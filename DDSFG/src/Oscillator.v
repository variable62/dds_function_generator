==> flow/design.v <==
module Oscillator(
    input   wire        Fg_CLK,
    input   wire        Fg_RESETn,
    input   wire        DDSEnable,
    input   wire        DDSReady,
    input   wire[31:0]  init_1,
    input   wire[31:0]  init_2,
    output  wire[31:0]  out_1, 
    output  wire[31:0]  out_2
); 
reg [31:0] r_out_1;
reg [31:0] r_out_2;
reg [31:0] r_out1_a;
reg [31:0] r_out;
reg [31:0] a;
reg [63:0] c;
assign  out_1 = r_out_1;
assign  out_2 = r_out_2;
always @(posedge Fg_CLK or negedge Fg_RESETn) begin :u_r_out_1
    if (~Fg_RESETn) begin
        r_out_1 <= 0;
    end
    else if(DDSReady) begin
        r_out_1 <= init_1;  
    end
    else if(DDSEnable) begin
        r_out_1 <= r_out;
    end
end
always @(posedge Fg_CLK or negedge  Fg_RESETn) begin : u_r_out_2
    if (~Fg_RESETn) begin
        r_out_2 <= 0;
    end
    else if(DDSReady) begin
        r_out_2 <= 0;
    end
    else if(DDSEnable) begin
        r_out_2 <= r_out_1;
    end
end
always @(posedge Fg_CLK or negedge  Fg_RESETn) begin    
    if (~Fg_RESETn) begin
        a <= 0;
    end
    else if(DDSReady) begin
        a <= init_2;  
    end
end
always @(*) begin 
   c <= $signed(a)*$signed(r_out_1);
    r_out1_a <= c[60:29];
end
always @(*) begin 
    r_out <= r_out1_a - r_out_2;
end
endmodule
# Tool chain data of Oscillator
# The steps from the RTL of Oscillator to its reports follow in flow order.
# Line numbers count from 1 in the design file above.
# Library cell names are shortened.
# Not given: --
# inputs
top_module,Oscillator
clock_port,Fg_CLK
cell_library,sky130hd
corner,tt_025C_1v80

# Elaborated design
# Counts by Yosys on the flattened word-level netlist (proc, flatten, opt, wreduce; memories kept). Register bits leave out memories and registers merged into their read ports (data or address). Print and check cells are left out. Cells with the same type and inputs are merged into one.
# bits
ff_bits,96
# classes
add_sub_neg,1
mul,1
n_mux,4
reduce_logical,1
# ops
op,count
32-bit by 32-bit multiplier with 61-bit output,1
32-bit 2-to-1 mux,4
32-bit subtractor,1
2-bit nonzero test,1

# Depth
# Depth = most cells in a row (Yosys ltp): at word level without a register or memory, in the mapped netlist without a sequential cell, where the memories' decode and read muxes count.
# depth
word_depth,4
ABC_AREA,1
mapped_depth,47
depth_no_buf,45

# After synthesis
# Source: synth_stat.txt of the flow (Yosys; design flattened, memories mapped). It holds for the ABC_AREA given above (unset counts as 0); a run with the other value may have another netlist.
# mapped
cell_count,5336
synth_area_um2,42200.5
ffs,96
# by_type
cell,count,type_area_um2
fa_1,1050,2.1E+04
inv_1,1669,6.26E+03
nand2_1,1399,5.25E+03
ha_1,207,2.59E+03
dfrtp_1,96,2.4E+03
clkbuf_1,255,957.168
a21oi_1,107,535.514
nor2_1,137,514.243
o21ai_0,90,450.432
nand3_1,58,290.278
xor2_1,33,289.027
xnor2_1,18,157.651
a22oi_1,16,120.115
a31oi_1,18,112.608
a21o_1,14,105.101
o21bai_1,14,105.101
o221ai_1,12,105.101
o22ai_1,13,81.328
# Other cell types: 34; their cells: 130.

# Timing after synthesis
# OpenSTA on the mapped netlist: ideal clock, no wires. The path of least setup slack (recovery checks aside). Input and output delay are each 20% of the period. Register names are those of the netlist, which keeps one name where synthesis merged equal registers.
# synth_path
path_kind,reg2reg
startpoint,reg r_out_1[3]
endpoint,reg r_out_1[31]
period_ns,11.0
setup_ns,0.122
launch_ns,0.000
arrival_time_ns,8.253
path_slack_ns,2.625
path_delay_ns,8.375
path_stages,37
synth_period_reached_ns,8.375
# "path_delay_ns" is the arrival time less input delay plus setup time.
# "path_stages": output pins that drive a net of the path, with the launching flip-flop's if there is one; two outputs of one cell count as two.
# "synth_period_reached_ns" = period - worst setup slack (recovery checks aside). The figure is calculated, with input and output delays left at 20% of the set period.
# The rows between start and end are the longest chain of elaborated cells between them; the timing report does not say that the signal goes this way. Where chains are equally long, one stands for them.
# A line is the first line of the expression or statement that the cell stems from. Yosys adds cells for indexed reads and writes and turns some case tables into memories.
# At most two assigning lines are given for a register; there are more.
# synth_via
path_cell_list,dfrtp_1 clkbuf_1 clkbuf_1 nand2_1 inv_1 fa_1 fa_1 fa_1 fa_1 inv_1 fa_1 inv_1 fa_1 inv_1 fa_1 inv_1 fa_1 ha_1 nand2_1 nor2_1 inv_1 nor2_1 a221oi_1 nand3_1 xor2_1 ha_1 a21o_1 a21oi_1 nor2_1 nor2_1 nand3_1 inv_1 nand3_1 nand2_1 nand2_1 nand3_1 nand2_1
elab_chain_len,4
cone_cells,4
cone_lines,4
# synth_rtl
element,line,source
start: declaration,11,reg [31:0] r_out_1;
start: assignment,24,r_out_1 <= init_1;
start: assignment,27,r_out_1 <= r_out;
32-bit by 32-bit multiplier with 61-bit output,50,c <= $signed(a)*$signed(r_out_1);
32-bit subtractor,54,r_out <= r_out1_a - r_out_2;
32-bit 2-to-1 mux,26,else if(DDSEnable) begin
32-bit 2-to-1 mux,23,else if(DDSReady) begin
end: assignment,24,
end: assignment,27,
end: declaration,11,

# Worst path after layout
# Path of least setup slack in the final report of entry A (OpenROAD, finished layout, wires in). Where an end is a register, its clock arrival counts in the times.
# layout_path
path_kind,reg2reg
startpoint,reg a[31]
endpoint,reg r_out_1[31]
period_ns,8.66
setup_ns,0.12
launch_ns,0.46
arrival_time_ns,9.83
path_slack_ns,-0.83
path_stages,39
# The rows between start and end are the longest chain of elaborated cells between them; the timing report does not say that the signal goes this way. Where chains are equally long, one stands for them.
# At most two assigning lines are given for a register; there are more.
# layout_via
path_cell_list,dfrtp_2 buf_6 buf_16 nand2_1 inv_1 fa_1 inv_4 fa_1 inv_2 fa_2 fa_2 buf_4 fa_1 fa_1 inv_1 fa_1 inv_1 fa_1 [... 3 more ...] inv_1 nor4_2 nand2_1 inv_1 nand2_1 nand2_1 xor2_2 ha_1 nand4_1 nor2_1 nor2_1 nand3_1 inv_1 nand3_2 nand2_1 nand2_1 nand3_1 nand2_1
elab_chain_len,4
cone_cells,4
cone_lines,4
# layout_rtl
element,line,source
start: declaration,15,reg [31:0] a;
start: assignment,43,a <= 0;
start: assignment,46,a <= init_2;
32-bit by 32-bit multiplier with 61-bit output,50,c <= $signed(a)*$signed(r_out_1);
32-bit subtractor,54,r_out <= r_out1_a - r_out_2;
32-bit 2-to-1 mux,26,else if(DDSEnable) begin
32-bit 2-to-1 mux,23,else if(DDSReady) begin
end: assignment,24,r_out_1 <= init_1;
end: assignment,27,r_out_1 <= r_out;
end: declaration,11,reg [31:0] r_out_1;

# Below are 2 stored runs of the flow (Yosys, OpenROAD; platform sky130hd) on Oscillator, each with its settings and what was measured, unordered. Constraints: input delay and output delay 20% of the set period each, output load 0.01 pF.
# "period_less_ws_ns" = clock period - worst setup slack. The figure is calculated, with input and output delays left at 20% of the set period.
# "timing.worst_path_ns": the worst setup path's part of the clock period (all of it between registers, 20% less for each end at a port) less its slack. A launch clock that arrives late makes it longer, a capture clock that arrives late makes it shorter.
# A setting shown as - is not set for that run.
# Results: - = not shown.
run name,period_ns,CORE_UTILIZATION,SETUP_SLACK_MARGIN,PLACE_DENSITY_LB_ADDON,CELL_PAD_IN_SITES_GLOBAL_PLACEMENT,CELL_PAD_IN_SITES_DETAIL_PLACEMENT,ABC_AREA,SLEW_MARGIN,CAP_MARGIN,CORE_MARGIN,PLACE_DENSITY,CORE_ASPECT_RATIO,TNS_END_PERCENT,GPL_TIMING_DRIVEN,CTS_CLUSTER_SIZE,CTS_CLUSTER_DIAMETER,MIN_ROUTING_LAYER,ys_area_um2,die_um2,final_stdcell_area_um2,finalUtil_frac,setup_worst_slack_ns,tns_ns,fin_hold_ws_ns,period_less_ws_ns,timing.worst_path_ns,worst_path_kind
entry A,8.66,40,2.38,0.01,3,2,1,25,20,2,-,-,-,-,-,-,-,42200.5,108116.0,55248.0,0.526,-0.833,-12.978,0.645,9.493,9.49,reg2reg
entry B,12.6,55,1.48,-,-,0,0,20,15,2,0.72,0.77,45,0,23,87,met2,-,-,-,-,-,-,-,-,-,-
# Entry B: no results, routing failed with GRT-0116
