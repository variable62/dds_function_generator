==> flow/design.v <==
module Reset_Gen(
    input   wire    Ext_CLK,
    input   wire    Ext_RESETn,
    input   wire    PllLocked,
    output  wire    PllRESETn,
    output  wire    Fg_RESETn
);
    localparam cExtIgnore = 23'd12000;
    reg [3:0]   rStartupCnt = 4'd0;
    reg [3:0]   rHoldCnt = 4'd0;
    reg [22:0]  rExtIgnoreCnt = 23'd0;
    reg rPllRESETn;
    reg rFg_RESETn;
    assign PllRESETn       = rPllRESETn;
    assign Fg_RESETn        = rFg_RESETn;   
    always @(posedge Ext_CLK) begin : u_rStartupCnt
        rStartupCnt <= (rStartupCnt < 15) ? rStartupCnt + 4'd1 : rStartupCnt; 
    end
    always @(posedge Ext_CLK) begin : u_rExtIgnoreCnt
        if(rExtIgnoreCnt == 23'd0) begin
            rExtIgnoreCnt <= (Ext_RESETn == 1'd0) ? 23'd1 : 23'd0;
        end
        else begin
            rExtIgnoreCnt <= (rExtIgnoreCnt == cExtIgnore) ? 23'd0 : rExtIgnoreCnt + 23'd1;
        end
    end
    always @(posedge Ext_CLK) begin : u_rHoldCnt
        rHoldCnt <= (Ext_RESETn == 1'd0 && rExtIgnoreCnt == 23'd0) ? 4'd1 : 
                    (rHoldCnt == 4'd0) ? 4'd0 : rHoldCnt + 4'd1;
    end
    always @(posedge Ext_CLK) begin : u_rPllRESETn
        rPllRESETn <=   (rStartupCnt < 15) ? 1'd0 :
                        (rHoldCnt >= 15 | rHoldCnt == 4'd0) ? 1'd1 : 1'd0;
    end
    always @(posedge Ext_CLK) begin : u_rFg_RESETn
        rFg_RESETn <= (PllLocked == 1'd1) ? 1'd1 : 1'd0;
    end
endmodule
======== Tool chain data of Reset_Gen ========
What the tools print for Reset_Gen, step after step.
Line numbers count from 1 in the design file above.
Operators carry their Yosys type and port widths (W data, S select, Z words).
A cell with - has no value.
inputs
  top module .............................. Reset_Gen
  clock input ............................. Ext_CLK
  library ................................. sky130hd
  library corner .......................... tt_025C_1v80

======== Word level ========
Source: Yosys, flattened and elaborated, memories not mapped. Widths are those after wreduce. Registers that Yosys merges into a memory's read port (data or address) are not register bits. Print and check cells do not count. Equal cells are merged and count once.
operators by class
  $add $sub $neg .......................... 3
  $lt $le $gt $ge ......................... 2
  equality and inequality tests ........... 1
  muxes and demuxes ....................... 6
  bitwise gates (word level) .............. 2
  reductions and logical operators ........ 4
operators with widths
  operator                 count
  $mux W23                 2
  $add A23 B1 Y23 const B  1
  $eq A23 B14 Y1 const B   1
  $logic_not A23 Y1        1
  $add A4 B1 Y4 const B    2
  $ge A4 B4 Y1 const B     1
  $lt A4 B4 Y1 const B     1
  $logic_not A4 Y1         1
  $mux W1                  4
  $reduce_or A2 Y1         1
  $or A1 B1 Y1             1
  $logic_and A1 B1 Y1      1
  $not A1 Y1               1
bit counts
  register bits after elaboration ......... 33
  bits of input ports ..................... 3
  output and inout bits ................... 2
  elaborated cells ........................ 24

======== Longest topological paths ========
Longest topological path by Yosys (ltp), each cell counted once; first at word level (registers and memories cut), then after technology mapping (sequential cells cut; the memories' decode and read muxes count).
logic depth
  word-level depth ........................ 3
  ABC_AREA ................................ 1
  mapped depth ............................ 9
  depth with buffers taken out ............ 9

======== Netlist ========
The flow's flattened synthesis, as Yosys stat reports it; memories are mapped. The netlist is that of the ABC_AREA named above (0 if unset); the other value can give another one.
cells by type
  type                       count  total area (µm²)
  sky130_fd_sc_hd__dfxtp_1   29     580.557
  sky130_fd_sc_hd__nand2_1   47     176.419
  sky130_fd_sc_hd__nor2_1    42     157.651
  sky130_fd_sc_hd__edfxtp_1  4      120.115
  sky130_fd_sc_hd__xnor2_1   12     105.101
  sky130_fd_sc_hd__inv_1     26     97.594
  sky130_fd_sc_hd__nand3_1   18     90.086
  sky130_fd_sc_hd__ha_1      5      62.56
  sky130_fd_sc_hd__xor2_1    6      52.55
  sky130_fd_sc_hd__nor2_4    4      45.043
  sky130_fd_sc_hd__nand4_1   6      37.536
  sky130_fd_sc_hd__nand2_2   5      31.28
  sky130_fd_sc_hd__nor2_2    3      18.768
  sky130_fd_sc_hd__a21oi_1   2      10.01
  sky130_fd_sc_hd__nand3_2   1      10.01
  sky130_fd_sc_hd__o21bai_1  1      7.507
  sky130_fd_sc_hd__and3_1    1      6.256
  sky130_fd_sc_hd__nor3_1    1      5.005
Not listed: further types 2, cells in them 2.
mapped netlist
  standard cells after synthesis .......... 215
  cell area after synthesis ............... 1622.8 µm²
  sequential area ......................... 700.7 µm²
  flip-flop cells ......................... 33

======== Timing after synthesis ========
Path of least setup slack by OpenSTA after synthesis, without wires, with an ideal clock, recovery checks aside; 20% of the period is set as input and as output delay. Where synthesis merged equal registers, the netlist keeps one of their names.
path post-synthesis
  kind .................................... reg2reg
  from .................................... reg rExtIgnoreCnt[1]
  to ...................................... reg rExtIgnoreCnt[18]
  clock period ............................ 2.18 ns
  setup time .............................. 0.119 ns
  launch time at the first pin ............ 0.000 ns
  data arrival time ....................... 1.098 ns
  setup slack ............................. 0.963 ns
  path delay .............................. 1.217 ns
  driving pins on the path ................ 8
  path buffers ............................ 0
  synthesis period reached ................ 1.217 ns
"path delay" is the arrival time less input delay plus setup time.
"driving pins on the path": output pins that drive a net of the path, with the launching flip-flop's if there is one; two outputs of one cell count as two.
"synthesis period reached" is the clock period less the worst setup slack; recovery checks do not enter. This is arithmetic on one report: input and output delays are still those of the set period (20% each).
Between the ends stands the longest chain of elaborated cells between them, by number of cells; it is not shown to be the way that was timed. Of several equally long chains one is given.
A line is the first line of the expression or statement that the cell stems from. Yosys adds cells for indexed reads and writes and turns some case tables into memories.
between the ends, post-synthesis
  cells stage by stage .................... sky130_fd_sc_hd__dfxtp_1 > sky130_fd_sc_hd__ha_1 > sky130_fd_sc_hd__nand3_2 > sky130_fd_sc_hd__inv_2 > sky130_fd_sc_hd__nand2_2 > sky130_fd_sc_hd__nor2_4 > sky130_fd_sc_hd__nand2_1 > sky130_fd_sc_hd__xnor2_1
  length of the longest elaborated chain .. 3
RTL lines, path post-synthesis
  item             line  RTL
  from (decl)      11    reg [22:0]  rExtIgnoreCnt = 23'd0;
  from (assign)    21    rExtIgnoreCnt <= (Ext_RESETn == 1'd0) ? 23'd1 : 23'd0;
  from (assign)    24    rExtIgnoreCnt <= (rExtIgnoreCnt == cExtIgnore) ? 23'd0 : rExtIgnoreCnt + 23'd1;
  $add A23 B1 Y23  24
  $mux W23         24
  $mux W23         20    if(rExtIgnoreCnt == 23'd0) begin
  to (assign)      21
  to (assign)      24
  to (decl)        11

======== Timing after layout ========
From the final timing report of run 1: the path of least setup slack in the routed layout; clock arrival at registers is part of the times.
path after layout
  kind .................................... reg2out
  from .................................... reg rPllRESETn
  to ...................................... out PllRESETn
  clock period ............................ 1.91 ns
  output delay ............................ 0.38 ns
  launch time at the first pin ............ 0.33 ns
  data arrival time ....................... 1.19 ns
  setup slack ............................. 0.34 ns
  driving pins on the path ................ 2
  path buffers ............................ 1
between the ends, after layout
  cells stage by stage .................... sky130_fd_sc_hd__dfxtp_1 > sky130_fd_sc_hd__clkdlybuf4s50_1
  length of the longest elaborated chain .. 0
RTL lines, path after layout
  item           line  RTL
  from (decl)    12    reg rPllRESETn;
  from (assign)  32    rPllRESETn <=   (rStartupCnt < 15) ? 1'd0 :
  to (decl)      5     output  wire    PllRESETn,

Subject: flow runs of Reset_Gen

Hi,

Settings and measured results of 2 stored flow runs for module Reset_Gen (sky130hd), not sorted in any way. The constraints put input and output delay at 20% of the set period each and load the outputs with 0.01 pF.
"clock period reached": clock period set for the run, less the worst setup slack. It is reckoned from that one timing run; input and output delays stay at 20% of the period that was set.
By "time on the worst setup path" is meant the share of the clock period that the worst setup path is allowed (20% is reserved at inputs, 20% at outputs), minus its slack. Clock arrival times at its registers enter into it.
"power": no workload was simulated; the value follows from the tool's default switching activity.

======== run 1 ========
==> flow/run.sh <==
#!/bin/bash
# the make line also repeats the synthesis and layout settings of config.mk as NAME=value (left out here)
make -C /OpenROAD-flow-scripts/flow DESIGN_CONFIG=/design/flow/config.mk WORK_HOME=/design/flow/orfs CLKGATE_MAP_FILE= finish
==> flow/config.mk <==
export PLATFORM = sky130hd
export DESIGN_NAME = Reset_Gen
export DESIGN_NICKNAME = Reset_Gen
export VERILOG_FILES = /design/flow/design.v
export SDC_FILE = /design/flow/constraint.sdc
export NUM_CORES = 4
export LEC_CHECK = 0
export ABC_AREA = 1
export CAP_MARGIN = 20
export CELL_PAD_IN_SITES_GLOBAL_PLACEMENT = 1
export CORE_MARGIN = 2
export CORE_UTILIZATION = 55
export GPL_ROUTABILITY_DRIVEN = 1
export GPL_TIMING_DRIVEN = 1
export PLACE_DENSITY_LB_ADDON = 0.02
export SLEW_MARGIN = 20
==> flow/constraint.sdc <==
create_clock -name core_clock -period 1.91 [get_ports {Ext_CLK}]
set_input_delay 0.3820 -clock core_clock [delete_from_list [all_inputs] [get_ports {Ext_CLK}]]
set_output_delay 0.3820 -clock core_clock [all_outputs]
set_load 0.01 [all_outputs]

-------- measured, run 1 --------
  mapped cell area after synthesis ........ 1622.8 µm²
  overall die area ........................ 3401.2 µm²
  area of the standard cells in the finished layout .. 1752.9 µm²
  utilization after routing ............... 63.0 %
  worst setup slack after layout .......... 0.342 ns
  total negative setup slack .............. 0.000 ns
  worst hold slack ........................ 0.447 ns
  power ................................... 1077 uW
  clock period reached .................... 1.568 ns
  time on the worst setup path ............ 1.19 ns
  class of the worst setup path ........... reg2out

======== run 2 ========
==> flow/run.sh <==
#!/bin/bash
# the make line also repeats the synthesis and layout settings of config.mk as NAME=value (left out here)
make -C /OpenROAD-flow-scripts/flow DESIGN_CONFIG=/design/flow/config.mk WORK_HOME=/design/flow/orfs CLKGATE_MAP_FILE= finish
==> flow/config.mk <==
export PLATFORM = sky130hd
export DESIGN_NAME = Reset_Gen
export DESIGN_NICKNAME = Reset_Gen
export VERILOG_FILES = /design/flow/design.v
export SDC_FILE = /design/flow/constraint.sdc
export NUM_CORES = 4
export LEC_CHECK = 0
export CAP_MARGIN = 20
export CORE_MARGIN = 2
export CORE_UTILIZATION = 40
export SLEW_MARGIN = 20
==> flow/constraint.sdc <==
create_clock -name core_clock -period 1.22 [get_ports {Ext_CLK}]
set_input_delay 0.2440 -clock core_clock [delete_from_list [all_inputs] [get_ports {Ext_CLK}]]
set_output_delay 0.2440 -clock core_clock [all_outputs]
set_load 0.01 [all_outputs]

-------- measured, run 2 --------
  mapped cell area after synthesis ........ 1438.9 µm²
  overall die area ........................ 4092.8 µm²
  area of the standard cells in the finished layout .. 2102.0 µm²
  utilization after routing ............... 62.0 %
  worst setup slack after layout .......... -0.339 ns
  total negative setup slack .............. -6.123 ns
  worst hold slack ........................ 0.341 ns
  power ................................... 2590 uW
  clock period reached .................... 1.559 ns
  time on the worst setup path ............ 1.56 ns
  class of the worst setup path ........... reg2reg

Regards
